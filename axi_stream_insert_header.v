==> flow/design.v <==
module axi_stream_insert_header #(
    parameter DATA_WD = 32,
    parameter DATA_BYTE_WD = DATA_WD / 8,
    parameter BYTE_CNT_WD = $clog2(DATA_BYTE_WD)
) (
    input                       clk             ,
    input                       rst_n           ,
    input                       valid_in        ,
    input [DATA_WD-1 : 0]       data_in         ,
    input [DATA_BYTE_WD-1 : 0]  keep_in         ,
    input                       last_in         ,
    output                      ready_in        ,
    output                      valid_out       ,
    output [DATA_WD-1 : 0]      data_out        ,
    output [DATA_BYTE_WD-1 : 0] keep_out        ,
    output                      last_out        ,
    input                       ready_out       ,
    input                       valid_insert    ,
    input [DATA_WD-1 : 0]       data_insert     ,
    input [DATA_BYTE_WD-1 : 0]  keep_insert     ,
    input [BYTE_CNT_WD : 0]   byte_insert_cnt ,
    output                      ready_insert
    );
    reg                       r_ready_in        ;
    reg                       r_valid_out       ;
    reg  [DATA_WD-1 : 0]      r_data_out        ;
    reg  [DATA_BYTE_WD-1 : 0] r_keep_out        ;
    reg                       r_last_out        ;
    reg                       r_ready_insert    ;
    assign ready_in        =  r_ready_in        ;
    assign valid_out       =  r_valid_out       ;
    assign data_out        =  r_data_out        ;
    assign keep_out        =  r_keep_out        ;
    assign last_out        =  r_last_out        ;
    assign ready_insert    =  r_ready_insert    ;
    localparam BUFFER_W = 2*DATA_WD;
    localparam DOUBLE_DATA_BYTY_WD = 2*DATA_BYTE_WD;
    genvar i;
    wire shake_in,shake_insert,shake_out;
    assign shake_in = valid_in && ready_in;
    assign shake_insert = valid_insert && ready_insert;
    assign shake_out = valid_out && ready_out;
    always @(posedge clk or negedge rst_n) begin
        if(!rst_n) begin
            r_ready_in <= 1'b0;
        end
        else begin
            if(shake_insert == 1'b1 && ready_out == 1) begin
                r_ready_in <= 1'b1;
            end
            else if(last_in && shake_in)
                r_ready_in <= 1'b0;
        end
    end
    always @(posedge clk or negedge rst_n) begin
        if(!rst_n) begin
            r_ready_insert <= 1'b1;
        end
        else begin
            if(shake_insert == 1'b1)
                r_ready_insert <= 1'b0; 
            else if(last_out && ready_out == 1)
                r_ready_insert <= 1'b1;
        end
    end
    reg latent; 
    always@(posedge clk or negedge rst_n) begin
        if(~rst_n)
            latent <= 0;
        else if(last_in && shake_in)
            latent <= 1;
        else if(last_out && shake_out)
            latent <= 0;
    end
    reg [1:0] first_data_flag;
    always @(posedge clk or negedge rst_n) begin
        if(!rst_n)
            first_data_flag <= 'd0;
        else begin
            if(shake_insert)
                first_data_flag <= 'd1;
            else if(shake_in && first_data_flag =='d1)
                first_data_flag <= 'd2;
            else if(shake_in && first_data_flag =='d2)
                first_data_flag <= 'd3;
            else if(last_out && shake_out && first_data_flag == 'd3)
                first_data_flag <= 'd0;
        end
    end
    reg [1:0] last_data_flag;
    always @(posedge clk or negedge rst_n) begin
        if(!rst_n)
            last_data_flag <= 'd0;
        else begin
            if(last_in)
                last_data_flag <= 'd0;
            else if(last_data_flag == 'd0)
                last_data_flag <= 'd1;
            else if(last_data_flag == 'd1)
                last_data_flag <= 'd2;
            else if(last_data_flag == 'd2)
                last_data_flag <= 'd3;
        end
    end
    reg [DATA_BYTE_WD-1 : 0]r_keep_insert     ;
    reg [BYTE_CNT_WD : 0]   r_byte_insert_cnt ;
    always @(posedge clk) begin
        if(shake_insert) begin 
            r_keep_insert <= keep_insert;
            r_byte_insert_cnt <= byte_insert_cnt;
        end
        else begin
            r_keep_insert <= r_keep_insert;
            r_byte_insert_cnt <= r_byte_insert_cnt;
        end
    end
    reg [DOUBLE_DATA_BYTY_WD-1:0] double_wide_keep;
    wire last_less_flag; 
    wire [DATA_BYTE_WD-1:0] w_keep_out;
    always @(posedge clk) begin
        if(last_in)
            double_wide_keep <= ({r_keep_insert,keep_in} << (DATA_BYTE_WD - r_byte_insert_cnt));
    end
    wire [DOUBLE_DATA_BYTY_WD-1:0]test_lastflag = double_wide_keep << DATA_BYTE_WD;
    assign last_less_flag = (test_lastflag == 'd0) ? 1 : 0; 
    assign w_keep_out = last_less_flag ? double_wide_keep[(DOUBLE_DATA_BYTY_WD-1)-:DATA_BYTE_WD] : double_wide_keep[0+:DATA_BYTE_WD];
    assign keep_out = last_out ? w_keep_out : {DATA_BYTE_WD{1'b1}};
    reg [BUFFER_W-1:0]  data_double_wide_buffer;
    reg [DATA_WD-1:0]   buffer_high;
    reg [DATA_WD-1:0]   buffer_low;
    reg out_period; 
    wire [BYTE_CNT_WD+3:0] left_num;
    wire [BUFFER_W-1:0] shift_buffer;
    assign left_num = (DATA_BYTE_WD - r_byte_insert_cnt) << 3; 
    assign shift_buffer = data_double_wide_buffer << left_num;
    always @(posedge clk or negedge rst_n) begin
        if(!rst_n) begin
            out_period <= 'd0;
        end
        else begin
            if(last_out == 'd1)
                out_period <= 'd0;
            else if(first_data_flag == 'd2)
                out_period <= 'd1;
        end
    end
    always @(posedge clk) begin
        data_double_wide_buffer <= {buffer_high,buffer_low};
    end
    always @(posedge clk) begin
        if(shake_insert) begin
            buffer_high <= data_insert;
            buffer_low <= buffer_low;
        end
        else begin
            if(shake_insert) begin
                buffer_high <= data_insert;
                buffer_low <= buffer_low;
            end
            else if(shake_in && first_data_flag == 'd1) begin  
                buffer_high <= buffer_high;
                buffer_low <= data_in;
            end
            else if(shake_in && (first_data_flag == 'd2 || first_data_flag == 'd3) && shake_out) begin 
                buffer_high <= buffer_low;
                buffer_low <= data_in;
            end
            else if(last_less_flag == 'd0 && shake_out && latent == 1) begin 
                buffer_high <= buffer_low;
                buffer_low <= 'd0;
            end
        end
    end
    always @(posedge clk) begin
        if(last_out)
            r_data_out <= r_data_out;
        else if(out_period)
            r_data_out <= shift_buffer[(BUFFER_W-1)-:DATA_WD];
    end
    reg r1_last_in;
    reg r2_last_in;
    always @(posedge clk or negedge rst_n) begin
        if(!rst_n) begin
            r1_last_in <= 'd0;
            r2_last_in <= 'd0;
        end
        else begin
            if(shake_out) begin
                r1_last_in <= last_in;
                r2_last_in <= r1_last_in;
            end
        end
    end
    always @(posedge clk or negedge rst_n) begin
        if(!rst_n)
            r_last_out <= 'd0;
        else begin
            if(r_last_out && shake_out) 
                r_last_out <= 'd0;
            else if(last_data_flag == 'd1 && last_less_flag == 'd1) 
                r_last_out <= 'd1;
            else if(last_data_flag == 'd2 && last_less_flag == 'd0) 
                r_last_out <= 'd1;
        end
    end
    always @(posedge clk or negedge rst_n) begin
        if(!rst_n)
            r_valid_out <= 'd0;
        else begin
            if(r_last_out && shake_out)
                r_valid_out <= 'd0;
            else if(out_period == 'd1)
                r_valid_out <= 'd1;
        end
    end
endmodule
---- Step by step through the tools: axi_stream_insert_header ----
What the tools print for axi_stream_insert_header, step after step.
Lines are those of the file above, counted from 1.
Cell names lack the library's common part.
A cell with -- has no value.
design
  top module .............................. axi_stream_insert_header
  clock ................................... clk
  library ................................. sky130hd
  timing corner ........................... tt_025C_1v80

---- After elaboration ----
Counts by Yosys on the flattened word-level netlist (proc, flatten, opt, wreduce; memories kept). Register bits leave out memories and registers merged into their read ports (data or address). Print and check cells are left out. Cells with the same type and inputs are merged into one.
cells by class
  add/subtract/negate cells ............... 1
  multiplexer cells ....................... 31
  equality and inequality tests ........... 6
  reductions and logical operators ........ 32
  bitwise gates (word level) .............. 3
  shift operators ......................... 2
operator list
  operator                                   count
  two-way mux 32 bit                         7
  << shifter 64 x 6 -> 64 bit                1
  << shifter 8 x 32 -> 8 bit                 1
  logical AND 1 bit                          16
  two-way mux 2 bit                          8
  two-way mux 1 bit                          14
  nonzero test 2 bit                         5
  nonzero test 3 bit                         3
  nonzero test 4 bit                         2
  logical NOT 8 bit                          1
  two-way mux 4 bit                          2
  == test 2 bit with constant B              3
  AND reduction 2 bit                        3
  == test 2 x 1 -> 1 bit with constant B     2
  subtractor 3 x 3 -> 4 bit with constant A  1
  NOT 1 bit                                  3
  inequality test 2 bit with constant B      1
  logical NOT 2 bit                          1
  logical OR 1 bit                           1
bit counts
  output and inout port bits .............. 40
  bits in registers ....................... 185
  word-level cells ........................ 90
  input bits .............................. 81

---- Longest topological paths ----
Depth = most cells in a row (Yosys ltp): at word level without a register or memory, in the mapped netlist without a sequential cell, where the memories' decode and read muxes count.
logic depth
  depth in word-level cells ............... 9
  ABC_AREA ................................ 0
  gate-level depth with buffers ........... 7
  mapped depth without buffers ............ 6

---- Mapped cells and area ----
Source: synth_stat.txt of the flow (Yosys; design flattened, memories mapped). It holds for the ABC_AREA given above (unset counts as 0); a run with the other value may have another netlist.
mapped netlist
  mapped flip-flops ....................... 187
  buffers ................................. 34
  mapped area ............................. 7,583.5 µm²
  mapped cells ............................ 596
  sequential part of the area ............. 4,917.2 µm²
cells by type
  cell type  count  total area (µm²)
  edfxtp_1   111    3.33E+03
  dfxtp_1    64     1.28E+03
  nand2_1    137    514.243
  mux4_2     17     382.867
  mux2i_1    35     350.336
  dfrtp_1    10     250.24
  and2_1     33     206.448
  mux2_2     17     191.434
  nand3_1    20     100.096
  nor2_1     26     97.594
  a21oi_1    19     95.091
  a222oi_1   8      80.077
  o21ai_2    7      61.309
  dfstp_2    2      52.55
  o21ai_1    10     50.048
  buf_4      6      45.043
  buf_6      4      45.043
  clkbuf_1   12     45.043
Not listed: further types 28, cells in them 58.

---- Path before layout ----
Path of least setup slack by OpenSTA after synthesis, without wires, with an ideal clock, recovery checks aside; 20% of the period is set as input and as output delay. Where synthesis merged equal registers, the netlist keeps one of their names.
timing post-synthesis
  kind .................................... input to register
  start ................................... input port valid_in
  end ..................................... register buffer_low[0]
  data arrival time ....................... 2.151 ns
  clock period ............................ 4.05 ns
  external input delay .................... 0.810 ns
  path delay .............................. 1.732 ns
  path buffers ............................ 1
  launch time at the first pin ............ 0.810 ns
  library setup time ...................... 0.391 ns
  required time ........................... 3.659 ns
  stages on the path ...................... 5
  slack ................................... 1.508 ns
  period reached after synthesis .......... 2.542 ns
"path delay" = arrival - input delay + setup time.
"stages on the path": output pins that drive a net of the path, with the launching flip-flop's if there is one; two outputs of one cell count as two.
"period reached after synthesis" = period - worst setup slack (recovery checks aside). The figure is calculated, with input and output delays left at 20% of the set period.
The rows between start and end are the longest chain of elaborated cells between them; the timing report does not say that the signal goes this way. Where chains are equally long, one stands for them.
Each line given opens the expression or statement behind the cell; cells for indexed reads and writes are added by Yosys, which also makes memories of some case tables.
A register here has more assigning lines than the two given.
Only ways into the end's enable, where the timed path ends, are counted here.
between the ends, post-synthesis
  cells stage by stage .................... and2_1 > clkbuf_1 > o21ai_0 > a21oi_1 > o21a_1
  cells in the longest elaborated chain ... 5
  elaborated cells on any way between the ends .. 6
  those cells by class .................... reduce/logical: 6
ends and longest elaborated chain, post-synthesis
  item                            RTL line  RTL
  start, declared                 8         input                       valid_in        ,
  logical AND 1 bit               40        assign shake_in = valid_in && ready_in;
  logical AND 1 bit (2 in a row)  164       else if(shake_in && (first_data_flag == 'd2 || first_data_flag == 'd3) && shake_out) begin
  nonzero test 3 bit              --
  AND reduction 2 bit             --
  end, assigned                   162       buffer_low <= data_in;
  end, assigned                   166       buffer_low <= data_in;
  end, declared                   130       reg [DATA_WD-1:0]   buffer_low;

---- Timing after layout ----
Path of least setup slack in the final report of flow run A (OpenROAD, finished layout, wires in). Where an end is a register, its clock arrival counts in the times.
timing after layout
  kind .................................... register to output
  start ................................... register double_wide_keep[2]
  end ..................................... output port keep_out[0]
  slack ................................... 0.18 ns
  path buffers ............................ 1
  stages on the path ...................... 5
  required time ........................... 2.16 ns
  data arrival time ....................... 1.98 ns
  output delay ............................ 0.54 ns
  clock period ............................ 2.7 ns
  launch time at the first pin ............ 0.42 ns
The rows between start and end are the longest chain of elaborated cells between them; the timing report does not say that the signal goes this way. Where chains are equally long, one stands for them.
between the ends, after layout
  cells stage by stage .................... edfxtp_1 > nor4_4 > nand2_1 > nand3b_1 > clkdlybuf4s50_1
  cells in the longest elaborated chain ... 4
  elaborated cells on any way between the ends .. 4
  RTL lines with such cells ............... 3
  those cells by class .................... mux: 3; reduce/logical: 1
ends and longest elaborated chain, after layout
  item               RTL line  RTL
  start, declared    117       reg [DOUBLE_DATA_BYTY_WD-1:0] double_wide_keep;
  start, assigned    122       double_wide_keep <= ({r_keep_insert,keep_in} << (DATA_BYTE_WD - r_byte_insert_cnt));
  logical NOT 8 bit  125       assign last_less_flag = (test_lastflag == 'd0) ? 1 : 0;
  two-way mux 1 bit  125
  two-way mux 4 bit  126       assign w_keep_out = last_less_flag ? double_wide_keep[(DOUBLE_DATA_BYTY_WD-1)-:DATA_BYTE_WD] : double_wide_kee ...
  two-way mux 4 bit  127       assign keep_out = last_out ? w_keep_out : {DATA_BYTE_WD{1'b1}};
  end, declared      15        output [DATA_BYTE_WD-1 : 0] keep_out        ,

Ticket comment

Top module axi_stream_insert_header; platform sky130hd; tools Yosys and OpenROAD; 2 stored runs in no particular order. Input and output delays are each 20% of the period that was set; the output load is 0.01 pF.
"allowed time less slack (worst setup path)" = time allowed to the worst setup path (clock period - input delay - output delay, where it has them) - its slack; a late launch clock adds to it, a late capture clock takes from it.
By "power" is meant OpenSTA's value without simulated activity: inputs other than the clock are taken to toggle once in ten clock periods, and the tool carries that through the logic.

---- flow run A ----
settings
  period_ns = 2.7
  CORE_UTILIZATION = 55
  CAP_MARGIN = 20
  CORE_MARGIN = 2
  SLEW_MARGIN = 20
results
  standard-cell area after layout ......... 9,614.2 µm²
  die size ................................ 14,744.0 µm²
  power ................................... 9.397 mW
  allowed time less slack (worst setup path) .. 1.98 ns
  worst path kind ......................... register to output
  area of the synthesized netlist ......... 7,583.5 µm²
  total negative slack .................... 0.000 ns
  setup slack of the worst path ........... 0.177 ns
  worst-case hold slack ................... 0.340 ns

---- flow run B ----
settings
  period_ns = 4.17
  CORE_UTILIZATION = 25
  SETUP_SLACK_MARGIN = 0.7
  PLACE_DENSITY_LB_ADDON = 0.12
  CORE_ASPECT_RATIO = 0.58
  CELL_PAD_IN_SITES_DETAIL_PLACEMENT = 2
  TNS_END_PERCENT = 25
  GPL_TIMING_DRIVEN = 0
  MIN_ROUTING_LAYER = met1
  CAP_MARGIN = 20
  CORE_MARGIN = 2
  SLEW_MARGIN = 20
results
  standard-cell area after layout ......... 9,918.3 µm²
  die size ................................ 31,794.8 µm²
  power ................................... 6.372 mW
  allowed time less slack (worst setup path) .. 2.33 ns
  worst path kind ......................... register to output
  area of the synthesized netlist ......... 7,583.5 µm²
  total negative slack .................... 0.000 ns
  setup slack of the worst path ........... 1.001 ns
  worst-case hold slack ................... 0.345 ns
